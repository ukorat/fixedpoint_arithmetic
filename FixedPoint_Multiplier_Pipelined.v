==> flow/design.v <==
`timescale 1ns / 1ps
module  FixedPoint_Multiplier_Pipelined #(parameter WI1 = 3,  
												WF1 = 4,  
												WI2 = 4,  
												WF2 = 3,  
												WIO = 5,  
												WFO = 6)  
								 (input signed [WI1+WF1-1:0] input1,
								  input signed [WI2+WF2-1:0] input2,
								  input clk,reset,
								  output reg overFlow,
								  output  reg signed [WIO+WFO-1:0] FixedPoint_Mul_Out);
parameter int_len = WI1+WI2;
parameter frc_len = WF1+WF2;
reg signed [int_len+frc_len-1:0] reg_in1;
reg signed [int_len+frc_len-1:0] reg_in2;
reg signed [WIO+WFO-1:0] reg_FixedPoint_Mul_Out;
reg signed [WI1+WF1-1:0] in1;
reg signed [WI2+WF2-1:0] in2;
reg [((WIO < int_len)? ((int_len+frc_len-1)-(WIO+frc_len-1)) : 1)-1:0] reg_trun;
reg [((WIO < int_len)? ((int_len+frc_len-1)-(WIO+frc_len-1)) : 1)-1:0] reg_sign;	
reg signed [int_len+frc_len-1:0] tmp;
reg [WIO-1:0] int_out;
reg [WFO-1:0] frc_out;
 always @* begin
	(* use_dsp48 = "yes" *) tmp = in1 * in2; 
 end
	always @* begin
		if (WFO >= frc_len) begin
			frc_out = {tmp[frc_len-1:0], {(WFO-frc_len){1'b0}}};
		end
		else begin  
			frc_out = tmp[frc_len-1:frc_len-WFO];
		end
	end
	always @* begin 
		if (WIO >= int_len) begin
			int_out = {{(WIO-int_len){tmp[int_len+frc_len-1]}} , tmp[int_len+frc_len-1:frc_len] };
				overFlow = 1'b0;
				reg_sign = tmp[int_len+frc_len-1];
				reg_trun = 1'b0;
			end
		else begin  
			if (WIO == 1) begin
				int_out = tmp[int_len+frc_len-1];
				reg_trun = tmp[((int_len+frc_len-2)>= (WIO+frc_len-1)) ? (int_len+frc_len-2) : (WIO+frc_len-1): WIO+frc_len-1] ;
				reg_sign = {((WIO < int_len)? ((int_len+frc_len-1)-(WIO+frc_len-1)) : 1){tmp[int_len+frc_len-1]}};
					if ( reg_trun == reg_sign) begin
						overFlow = 1'b0;
					end
					else begin
						overFlow = 1'b1;
					end					
			end
			else begin
				int_out = {tmp[int_len+frc_len-1] , tmp[(WIO >= 2)? (WIO+frc_len-2) : frc_len:frc_len]};
				reg_trun = tmp[((int_len+frc_len-2)>= (WIO+frc_len-1)) ? (int_len+frc_len-2) : (WIO+frc_len-1): WIO+frc_len-1] ;
				reg_sign = {((WIO < int_len)? ((int_len+frc_len-1)-(WIO+frc_len-1)) : 1){tmp[int_len+frc_len-1]}};
					if ( reg_trun == reg_sign) begin
						overFlow = 1'b0;
					end
					else begin
						overFlow = 1'b1;
					end
			end
		end
	end
	always @(posedge clk) begin
		if (reset) begin
			in1 <= 0;
			in2 <= 0;
			reg_FixedPoint_Mul_Out <= 0;
			FixedPoint_Mul_Out <= 0;
		end
		else begin
			in1 <= input1;
			in2 <= input2;
			FixedPoint_Mul_Out <= {int_out,frc_out};
		end
	end
endmodule 
* Reports on FixedPoint_Multiplier_Pipelined *
What the tools print for FixedPoint_Multiplier_Pipelined, step after step.
Lines are those of the file above, counted from 1.
Operators carry their Yosys type and port widths (W data, S select, Z words).
Not given: --

inputs
  top = FixedPoint_Multiplier_Pipelined
  clock port = clk
  standard-cell library = sky130hd
  library corner = tt_025C_1v80

* Elaborated design *
Source: Yosys, flattened and elaborated, memories not mapped. Widths are those after wreduce; folded enables and synchronous resets count as part of the registers. Registers that Yosys merges into a memory's read port (data or address) are not register bits. Print and check cells do not count. Equal cells are merged and count once.

cells by class
  equal/unequal tests = 1
  div/mod/pow operators = 0
  reductions and logical operators = 0
  bitwise gates (word level) = 0
  multipliers = 1
  add/subtract/negate cells = 0
  order comparisons = 0
  shift-type cells = 0
  multiplexer cells = 1

operators with widths
  kind            number
  $mul A7 B7 Y14  1
  $eq A2 B2 Y1    1
  $mux W1         1

word-level totals
  register bits after elaboration = 25
  ROM bits = 0
  output and inout bits = 12
  latch bits = 0
  clocked read ports x word width = 0
  memories = 0
  bits in writable memories = 0

* Depth *
Depth = most cells in a row (Yosys ltp): at word level without a register or memory, in the mapped netlist without a sequential cell, where the memories' decode and read muxes count.

depth
  word-level depth = 3
  ABC_AREA = 0
  mapped depth = 17
  depth with buffers taken out = 17

* After synthesis *
The flow's flattened synthesis, as Yosys stat reports it; memories are mapped. The netlist is that of the ABC_AREA named above (0 if unset); the other value can give another one.

mapped netlist
  buffer cells = 2
  chip area (Yosys) = 2646.3 µm²
  flip-flops = 25
  sequential area = 500.5 µm²
  standard cells after synthesis = 278

cells by type
  cell type                   number  total area (µm²)
  sky130_fd_sc_hd__fa_1       39      780.749
  sky130_fd_sc_hd__dfxtp_1    25      500.48
  sky130_fd_sc_hd__ha_1       28      350.336
  sky130_fd_sc_hd__inv_1      60      225.216
  sky130_fd_sc_hd__and2_1     27      168.912
  sky130_fd_sc_hd__nor2b_1    20      125.12
  sky130_fd_sc_hd__xnor2_1    10      87.584
  sky130_fd_sc_hd__nand2_1    16      60.058
  sky130_fd_sc_hd__nor2_1     15      56.304
  sky130_fd_sc_hd__a21oi_1    6       30.029
  sky130_fd_sc_hd__a2111oi_4  1       27.526
  sky130_fd_sc_hd__xor2_1     3       26.275
  sky130_fd_sc_hd__a21o_1     3       22.522
  sky130_fd_sc_hd__o21ai_0    4       20.019
  sky130_fd_sc_hd__a41oi_2    1       16.266
  sky130_fd_sc_hd__a2bb2oi_2  1       15.014
  sky130_fd_sc_hd__nor3_1     3       15.014
  sky130_fd_sc_hd__a211oi_2   1       12.512

Not listed: further types 13, cells in them 15.

* Path before layout *
Source: OpenSTA report_checks on the synthesized netlist (no wires, ideal clock, input and output delay 20% of the period each), path of least setup slack; recovery checks are left aside. Register names are those of the netlist, which keeps one name where synthesis merged equal registers.

path post-synthesis
  kind = register to output
  start = reg in2[3]
  end = out overFlow
  stages = 17
  period = 5650 ps
  output delay = 1130 ps
  path slack = 255 ps
  arrival = 4265 ps
  path delay = 4265 ps
  required time = 4520 ps
  time at the first pin = 0 ps
  period reached after synthesis = 5395 ps

"path delay" = arrival - input delay + setup time.
At an output port there is no setup time.
"stages" counts driving pins, that of a launching flip-flop among them; a cell with two outputs on the path counts twice.
"period reached after synthesis" is the clock period less the worst setup slack; recovery checks do not enter. This is arithmetic on one report: input and output delays are still those of the set period (20% each).
The rows between start and end are the longest chain of elaborated cells between them; the timing report does not say that the signal goes this way. Where chains are equally long, one stands for them.
A line is the first line of the expression or statement that the cell stems from. Yosys adds cells for indexed reads and writes and turns some case tables into memories.

between the ends, post-synthesis
  cell sequence = sky130_fd_sc_hd__dfxtp_1 -> sky130_fd_sc_hd__and2_1 -> sky130_fd_sc_hd__fa_1 -> sky130_fd_sc_hd__inv_1 -> sky130_fd_sc_hd__fa_1 -> sky130_fd_sc_hd__inv_1 -> sky130_fd_sc_hd__fa_1 -> sky130_fd_sc_hd__inv_1 -> sky130_fd_sc_hd__fa_1 -> sky130_fd_sc_hd__inv_1 -> sky130_fd_sc_hd__ha_1 -> sky130_fd_sc_hd__o21a_1 -> sky130_fd_sc_hd__nor2_1 -> sky130_fd_sc_hd__a21oi_1 -> sky130_fd_sc_hd__and4b_2 -> sky130_fd_sc_hd__nor3_1 -> sky130_fd_sc_hd__mux2i_1
  length of the longest elaborated chain = 3
  elaborated cells on any way between the ends = 3
  RTL lines with such cells = 2

RTL lines, path post-synthesis
  element          line  text
  start, declared  19    reg signed [WI2+WF2-1:0] in2;
  start, assigned  71    in2 <= 0;
  start, assigned  77    in2 <= input2;
  $mul A7 B7 Y14   26    (* use_dsp48 = "yes" *) tmp = in1 * in2;
  $eq A2 B2 Y1     59    if ( reg_trun == reg_sign) begin
  $mux W1          59
  end, declared    11    output reg overFlow,

* Worst path after layout *
Path of least setup slack in the final report of flow run 1 (OpenROAD, finished layout, wires in). Where an end is a register, its clock arrival counts in the times.
The path's times are printed in steps of 10 ps; the period is the one set.

path after layout
  kind = register to output
  start = reg in1[3]
  end = out overFlow
  time at the first pin = 270 ps
  stages = 18
  path slack = 200 ps
  arrival = 4400 ps
  period = 5760 ps
  required time = 4610 ps
  output delay = 1150 ps

The rows between start and end are the longest chain of elaborated cells between them; the timing report does not say that the signal goes this way. Where chains are equally long, one stands for them.

between the ends, after layout
  cell sequence = sky130_fd_sc_hd__dfxtp_2 -> sky130_fd_sc_hd__and2_4 -> sky130_fd_sc_hd__fa_1 -> sky130_fd_sc_hd__inv_1 -> sky130_fd_sc_hd__fa_1 -> sky130_fd_sc_hd__inv_1 -> sky130_fd_sc_hd__fa_1 -> sky130_fd_sc_hd__inv_1 -> sky130_fd_sc_hd__fa_1 -> sky130_fd_sc_hd__inv_2 -> sky130_fd_sc_hd__ha_4 -> sky130_fd_sc_hd__a21o_1 -> sky130_fd_sc_hd__a2bb2oi_2 -> sky130_fd_sc_hd__a21oi_2 -> sky130_fd_sc_hd__and4b_2 -> sky130_fd_sc_hd__nor3_4 -> sky130_fd_sc_hd__mux2i_1 -> sky130_fd_sc_hd__buf_2
  length of the longest elaborated chain = 3
  elaborated cells on any way between the ends = 3
  RTL lines with such cells = 2

RTL lines, path after layout
  element          line  text
  start, declared  18    reg signed [WI1+WF1-1:0] in1;
  start, assigned  70    in1 <= 0;
  start, assigned  76    in1 <= input1;
  $mul A7 B7 Y14   26    (* use_dsp48 = "yes" *) tmp = in1 * in2;
  $eq A2 B2 Y1     59    if ( reg_trun == reg_sign) begin
  $mux W1          59
  end, declared    11    output reg overFlow,

Lab notebook: FixedPoint_Multiplier_Pipelined

Flow measurements of FixedPoint_Multiplier_Pipelined on sky130hd: 2 stored runs with different settings, listed in no order. Input and output delays are each 20% of the period that was set; the output load is 0.01 pF.
"achieved clock period" is the run's clock period less its worst setup slack. It is reckoned from that one timing run; input and output delays stay at 20% of the period that was set.
"worst setup path time" = time allowed to the worst setup path (clock period - input delay - output delay, where it has them) - its slack; a late launch clock adds to it, a late capture clock takes from it.
"power": no workload was simulated; the value follows from the tool's default switching activity.
"worst setup path time" is known to 10 ps.

Flow run 1
==> flow/run.sh <==
#!/bin/bash
# the make line also repeats the synthesis and layout settings of config.mk as NAME=value (left out here)
make -C /OpenROAD-flow-scripts/flow DESIGN_CONFIG=/design/flow/config.mk WORK_HOME=/design/flow/orfs CLKGATE_MAP_FILE= finish
==> flow/config.mk <==
export PLATFORM = sky130hd
export DESIGN_NAME = FixedPoint_Multiplier_Pipelined
export DESIGN_NICKNAME = FixedPoint_Multiplier_Pipelined
export VERILOG_FILES = /design/flow/design.v
export SDC_FILE = /design/flow/constraint.sdc
export NUM_CORES = 4
export LEC_CHECK = 0
export CAP_MARGIN = 20
export CORE_MARGIN = 2
export CORE_UTILIZATION = 40
export SETUP_SLACK_MARGIN = 1.26
export SLEW_MARGIN = 20
==> flow/constraint.sdc <==
create_clock -name core_clock -period 5.76 [get_ports {clk}]
set_input_delay 1.1520 -clock core_clock [delete_from_list [all_inputs] [get_ports {clk}]]
set_output_delay 1.1520 -clock core_clock [all_outputs]
set_load 0.01 [all_outputs]

==> results of flow run 1 <==
chip area after synthesis (Yosys): 2646.3 µm²
die area: 7282.1 µm²
utilization: 52.1 %
worst setup slack after layout: 204 ps
total negative slack: 0 ps
worst hold slack: 787 ps
power: 606.7 µW
achieved clock period: 5556 ps
worst setup path time: 4400 ps
worst setup path kind: register to output

Flow run 2
==> flow/run.sh <==
#!/bin/bash
# the make line also repeats the synthesis and layout settings of config.mk as NAME=value (left out here)
make -C /OpenROAD-flow-scripts/flow DESIGN_CONFIG=/design/flow/config.mk WORK_HOME=/design/flow/orfs CLKGATE_MAP_FILE= finish
==> flow/config.mk <==
export PLATFORM = sky130hd
export DESIGN_NAME = FixedPoint_Multiplier_Pipelined
export DESIGN_NICKNAME = FixedPoint_Multiplier_Pipelined
export VERILOG_FILES = /design/flow/design.v
export SDC_FILE = /design/flow/constraint.sdc
export NUM_CORES = 4
export LEC_CHECK = 0
export CAP_MARGIN = 20
export CELL_PAD_IN_SITES_DETAIL_PLACEMENT = 2
export CORE_MARGIN = 8
export CORE_UTILIZATION = 36
export GPL_TIMING_DRIVEN = 0
export HOLD_SLACK_MARGIN = -0.01
export MAX_ROUTING_LAYER = met5
export PLACE_DENSITY_LB_ADDON = 0.29
export SLEW_MARGIN = 25
==> flow/constraint.sdc <==
create_clock -name core_clock -period 4.36 [get_ports {clk}]
set_input_delay 0.8720 -clock core_clock [delete_from_list [all_inputs] [get_ports {clk}]]
set_output_delay 0.8720 -clock core_clock [all_outputs]
set_load 0.01 [all_outputs]

==> results of flow run 2 <==
chip area after synthesis (Yosys): 2646.3 µm²
die area: 10350.0 µm²
utilization: 47.0 %
worst setup slack after layout: -1127 ps
total negative slack: -1127 ps
worst hold slack: 836 ps
power: 855.5 µW
achieved clock period: 5487 ps
worst setup path time: 4620 ps
worst setup path kind: register to output
