==> flow/design.v <==
`timescale 1ns / 1ps
module FixedPoint_Adder_Pipelined #(parameter WI1 = 3,  
												WF1 = 4,  
												WI2 = 4,  
												WF2 = 3,  
												WIO = (WI1>WI2)? WI1+1:WI2+1,  
												WFO = (WF1>WF2)? WF1:WF2)  
								 (input signed [WI1+WF1-1:0] input1,
								  input signed [WI2+WF2-1:0] input2,
								  input clk,reset,
								  output reg overFlow,
								  output  reg signed [WIO+WFO-1:0] FixedPoint_Add_Out);
parameter int_len = (WI1>WI2)? WI1:WI2;  
parameter frc_len = (WF1>WF2)? WF1:WF2; 
reg signed [WI1+WF1-1:0] in1;
reg signed [WI2+WF2-1:0] in2;
reg signed [int_len+frc_len-1:0] reg_in1;  
reg signed [int_len+frc_len-1:0] reg_in2;  
reg [int_len+frc_len-1:frc_len] int_in1;  
reg [int_len+frc_len-1:frc_len] int_in2;  
reg [frc_len-1:0] frc_in1;  
reg [frc_len-1:0] frc_in2;  
wire [int_len+frc_len:0] tmp;  
reg sign_bit;
reg [WIO-1:0] int_out;  
reg [WFO-1:0] frc_out;  
	always @* begin
		if (WI1 <= WI2) begin
			int_in1 = {{(WI2-WI1){in1[WI1+WF1-1]}}, in1[WI1+WF1-1:WF1]};
			int_in2 = in2[WI2+WF2-1:WF2];
		end
		else begin
			int_in2 = {{(WI1-WI2){in2[WI2+WF2-1]}}, in2[WI2+WF2-1:WF2]};
			int_in1 = in1[WI1+WF1-1:WF1];
		end
	end
	always @* begin
		if (WF1 <= WF2) begin
			frc_in1 = { in1[WF1-1:0], {(WF2-WF1){1'b0}}};
			frc_in2 = in2[WF2-1:0];
		end
		else begin
			frc_in2 = {in2[WF2-1:0], {(WF1-WF2){1'b0}}};
			frc_in1 = in1[WF1-1:0];
		end
	end
	always @* begin
		reg_in1 = {int_in1 , frc_in1};
		reg_in2 = {int_in2 , frc_in2};
	end
	assign tmp = reg_in1 + reg_in2;
always @* begin
		if (WFO >= frc_len) begin
			frc_out = {tmp[frc_len-1:0], {(WFO-frc_len){1'b0}}};
		end
		else begin  
			frc_out = tmp[frc_len-1:frc_len-WFO];
		end
	end
	always @* begin
		if ((in1[WI1+WF1-1] == in2[WI2+WF2-1])) begin
				sign_bit = tmp[int_len+frc_len];
		end
		else begin
				sign_bit = tmp[int_len+frc_len-1];
		end
	end
	always @* begin 
		if (WIO >= int_len) begin
			if ((in1[WI1+WF1-1] == in2[WI2+WF2-1])) begin
				int_out = {{(WIO-int_len){sign_bit}} , tmp[int_len+frc_len-1:frc_len] }; 
					if (int_out[WIO-1] == in1[WI1+WF1-1]) begin 
						overFlow = 1'b0;
					end
					else begin
						overFlow = 1'b1;
					end
			end
			else begin
				int_out = {{(WIO-int_len){sign_bit}} , tmp[int_len+frc_len-1:frc_len] };
				overFlow = 1'b0;
			end
		end
		else begin  
			if (WIO == 1) begin
				int_out = {sign_bit};  
			end
			else begin
				int_out = {sign_bit , tmp[(WIO >= 2)? (WIO+frc_len-2) : frc_len:frc_len]};
			end
		end
	end
	always @* begin
		if(WIO < int_len) begin
				if ( tmp[((int_len+frc_len-2)>= (WIO+frc_len-1)) ? (int_len+frc_len-2) : (WIO+frc_len-1): WIO+frc_len-1] == ({((WIO < int_len)? ((int_len+frc_len-1)-(WIO+frc_len-1)) : 1){tmp[int_len+frc_len-1]}})) begin
						overFlow = 1'b0;
				end
				else begin
						overFlow = 1'b1;
				end
		end
	end
	always @(posedge clk) begin
			if (reset) begin
				FixedPoint_Add_Out <= 0;
				in1 <= 0;
				in2 <= 0;
			end
			else begin 
			in1 <= input1;
			in2 <= input2;
			FixedPoint_Add_Out <= {int_out,frc_out};
		end
end	
endmodule 
-- From RTL to reports: FixedPoint_Adder_Pipelined
The steps from the RTL of FixedPoint_Adder_Pipelined to its reports follow in flow order.
Lines are those of the file above, counted from 1.
Cell names lack the library's common part.
Not given: --
- top module: FixedPoint_Adder_Pipelined
- clock input: clk
- cell library: sky130hd
- timing corner: tt_025C_1v80

-- After elaboration
Counts by Yosys on the flattened word-level netlist (proc, flatten, opt, wreduce; memories kept). Register bits leave out memories and registers merged into their read ports (data or address); mux counts leave out enables and synchronous resets folded into registers. Print and check cells are left out. Cells with the same type and inputs are merged into one.
- equality and inequality tests at 2
- mux-type cells: 3
- $add $sub $neg at 1
- operators with widths (cell ; count):
    7-bit by 8-bit adder with 9-bit output ; 1
    1-bit two-way mux ; 3
    1-bit equality test ; 2
- noted output and inout bits: 10
- register bits at 23

-- Logic depth
Depth = most cells in a row (Yosys ltp): at word level without a register or memory, in the mapped netlist without a sequential cell, where the memories' decode and read muxes count.
- depth in word-level cells at 5
- ABC_AREA at 0
- gate-level depth with buffers at 7
- noted gate-level depth less buffers: 7

-- After synthesis
Source: synth_stat.txt of the flow (Yosys; design flattened, memories mapped). It holds for the ABC_AREA given above (unset counts as 0); a run with the other value may have another netlist.
- synthesis area: 922.1 sq um
- flip-flop cells at 23
- standard cells after synthesis: 87
- noted sequential area: 460.4 sq um
- cell types (type ; count ; total area (sq um)):
    dfxtp_1 ; 23 ; 460.442
    nor2b_1 ; 16 ; 100.096
    ha_1 ; 7 ; 87.584
    a211o_1 ; 3 ; 26.275
    fa_1 ; 1 ; 20.019
    nor2_1 ; 5 ; 18.768
    nor4b_1 ; 2 ; 17.517
    a21o_1 ; 2 ; 15.014
    inv_1 ; 4 ; 15.014
    nor3_1 ; 3 ; 15.014
    o211ai_1 ; 2 ; 15.014
    nand2b_1 ; 2 ; 12.512
    nor3b_2 ; 1 ; 12.512
    buf_6 ; 1 ; 11.261
    nand2_1 ; 3 ; 11.261
    nand4b_1 ; 1 ; 8.758
    o21a_2 ; 1 ; 8.758
    o311ai_1 ; 1 ; 8.758
Not listed: further types 8, cells in them 9.

-- Worst setup path after synthesis
Path of least setup slack by OpenSTA after synthesis, without wires, with an ideal clock, recovery checks aside; 20% of the period is set as input and as output delay. Where synthesis merged equal registers, the netlist keeps one of their names.
- path kind: reg2reg
- from: reg in1[1]
- to: reg FixedPoint_Add_Out[7]
- noted path slack: 0.473 ns
- path delay at 1.557 ns
- clock period: 2.03 ns
- noted setup time: 0.060 ns
- noted stages on the path: 8
- arrival at 1.497 ns
- noted path buffers: 0
- noted synthesis period reached: 1.557 ns
"path delay" = arrival - input delay + setup time.
"stages on the path" counts driving pins, that of a launching flip-flop among them; a cell with two outputs on the path counts twice.
"synthesis period reached" = period - worst setup slack (recovery checks aside). The figure is calculated, with input and output delays left at 20% of the set period.
Between the ends stands the longest chain of elaborated cells between them, by number of cells; it is not shown to be the way that was timed. Of several equally long chains one is given.
A line is the first line of the expression or statement that the cell stems from. Yosys adds cells for indexed reads and writes and turns some case tables into memories.
- cells stage by stage: dfxtp_1 ha_1 inv_1 fa_1 nand2b_1 a21o_1 a211o_1 nand2_1
- noted length of the longest elaborated chain: 1
- RTL lines, path post-synthesis (element ; line ; text):
    from (decl) ; 15 ; reg signed [WI1+WF1-1:0] in1;
    from (assign) ; 106 ; in1 <= 0;
    from (assign) ; 110 ; in1 <= input1;
    7-bit by 8-bit adder with 9-bit output ; 51 ; assign tmp = reg_in1 + reg_in2;
    to (assign) ; 105 ; FixedPoint_Add_Out <= 0;
    to (assign) ; 112 ; FixedPoint_Add_Out <= {int_out,frc_out};
    to (decl) ; 12 ; output reg signed [WIO+WFO-1:0] FixedPoint_Add_Out);

-- Timing after layout
Path of least setup slack in the final report of record 1 (OpenROAD, finished layout, wires in). Where an end is a register, its clock arrival counts in the times.
- path kind: reg2reg
- from: reg in2[0]
- to: reg FixedPoint_Add_Out[8]
- noted stages on the path: 8
- noted setup time: 0.11 ns
- arrival at 1.93 ns
- noted path buffers: 0
- clock period: 1.82 ns
- noted path slack: 0.08 ns
Between the ends stands the longest chain of elaborated cells between them, by number of cells; it is not shown to be the way that was timed. Of several equally long chains one is given.
- cells stage by stage: dfxtp_1 ha_2 inv_1 fa_1 nand2b_4 a21o_1 nand4b_1 o21ai_1
- noted length of the longest elaborated chain: 2
- RTL lines, path post-layout (element ; line ; text):
    from (decl) ; 16 ; reg signed [WI2+WF2-1:0] in2;
    from (assign) ; 107 ; in2 <= 0;
    from (assign) ; 111 ; in2 <= input2;
    7-bit by 8-bit adder with 9-bit output ; 51 ; assign tmp = reg_in1 + reg_in2;
    1-bit two-way mux ; 61 ; if ((in1[WI1+WF1-1] == in2[WI2+WF2-1])) begin
    to (assign) ; 105 ; FixedPoint_Add_Out <= 0;
    to (assign) ; 112 ; FixedPoint_Add_Out <= {int_out,frc_out};
    to (decl) ; 12 ; output reg signed [WIO+WFO-1:0] FixedPoint_Add_Out);

Subject: FixedPoint_Adder_Pipelined on sky130hd, stored results

Hello all,

Below are 2 stored runs of the flow (Yosys, OpenROAD; platform sky130hd) on FixedPoint_Adder_Pipelined, each with its settings and what was measured, unordered. Constraints: input delay and output delay 20% of the set period each, output load 0.01 pF.
"period achieved" is the run's clock period less its worst setup slack. It is reckoned from that one timing run; input and output delays stay at 20% of the period that was set.

Record 1

==> flow/run.sh <==
#!/bin/bash
# the make line also repeats the synthesis and layout settings of config.mk as NAME=value (left out here)
make -C /OpenROAD-flow-scripts/flow DESIGN_CONFIG=/design/flow/config.mk WORK_HOME=/design/flow/orfs CLKGATE_MAP_FILE= finish
==> flow/config.mk <==
export PLATFORM = sky130hd
export DESIGN_NAME = FixedPoint_Adder_Pipelined
export DESIGN_NICKNAME = FixedPoint_Adder_Pipelined
export VERILOG_FILES = /design/flow/design.v
export SDC_FILE = /design/flow/constraint.sdc
export NUM_CORES = 4
export LEC_CHECK = 0
export CAP_MARGIN = 20
export CELL_PAD_IN_SITES_DETAIL_PLACEMENT = 2
export CORE_MARGIN = 2
export CORE_UTILIZATION = 36
export CTS_CLUSTER_DIAMETER = 203
export GPL_TIMING_DRIVEN = 1
export SLEW_MARGIN = 20
==> flow/constraint.sdc <==
create_clock -name core_clock -period 1.82 [get_ports {clk}]
set_input_delay 0.3640 -clock core_clock [delete_from_list [all_inputs] [get_ports {clk}]]
set_output_delay 0.3640 -clock core_clock [all_outputs]
set_load 0.01 [all_outputs]

Measured in record 1:
- chip area in the Yosys report: 922.1 sq um
- die area at 2982.2 sq um
- noted the std-cell area (final layout): 1266.2 sq um
- noted the worst setup slack after layout: 0.084 ns
- worst hold slack in the final report at 0.490 ns
- period achieved: 1.736 ns

Record 2

==> flow/run.sh <==
#!/bin/bash
# the make line also repeats the synthesis and layout settings of config.mk as NAME=value (left out here)
make -C /OpenROAD-flow-scripts/flow DESIGN_CONFIG=/design/flow/config.mk WORK_HOME=/design/flow/orfs CLKGATE_MAP_FILE= finish
==> flow/config.mk <==
export PLATFORM = sky130hd
export DESIGN_NAME = FixedPoint_Adder_Pipelined
export DESIGN_NICKNAME = FixedPoint_Adder_Pipelined
export VERILOG_FILES = /design/flow/design.v
export SDC_FILE = /design/flow/constraint.sdc
export NUM_CORES = 4
export LEC_CHECK = 0
export ABC_AREA = 0
export CAP_MARGIN = 20
export CELL_PAD_IN_SITES_DETAIL_PLACEMENT = 2
export CELL_PAD_IN_SITES_GLOBAL_PLACEMENT = 3
export CORE_MARGIN = 2
export CORE_UTILIZATION = 24
export GPL_ROUTABILITY_DRIVEN = 1
export SLEW_MARGIN = 20
export TNS_END_PERCENT = 80
==> flow/constraint.sdc <==
create_clock -name core_clock -period 1.54 [get_ports {clk}]
set_input_delay 0.3080 -clock core_clock [delete_from_list [all_inputs] [get_ports {clk}]]
set_output_delay 0.3080 -clock core_clock [all_outputs]
set_load 0.01 [all_outputs]

Measured in record 2:
- chip area in the Yosys report: 922.1 sq um
- die area at 4354.0 sq um
- noted the std-cell area (final layout): 1380.1 sq um
- noted the worst setup slack after layout: -0.023 ns
- worst hold slack in the final report at 0.445 ns
- period achieved: 1.563 ns

Thanks
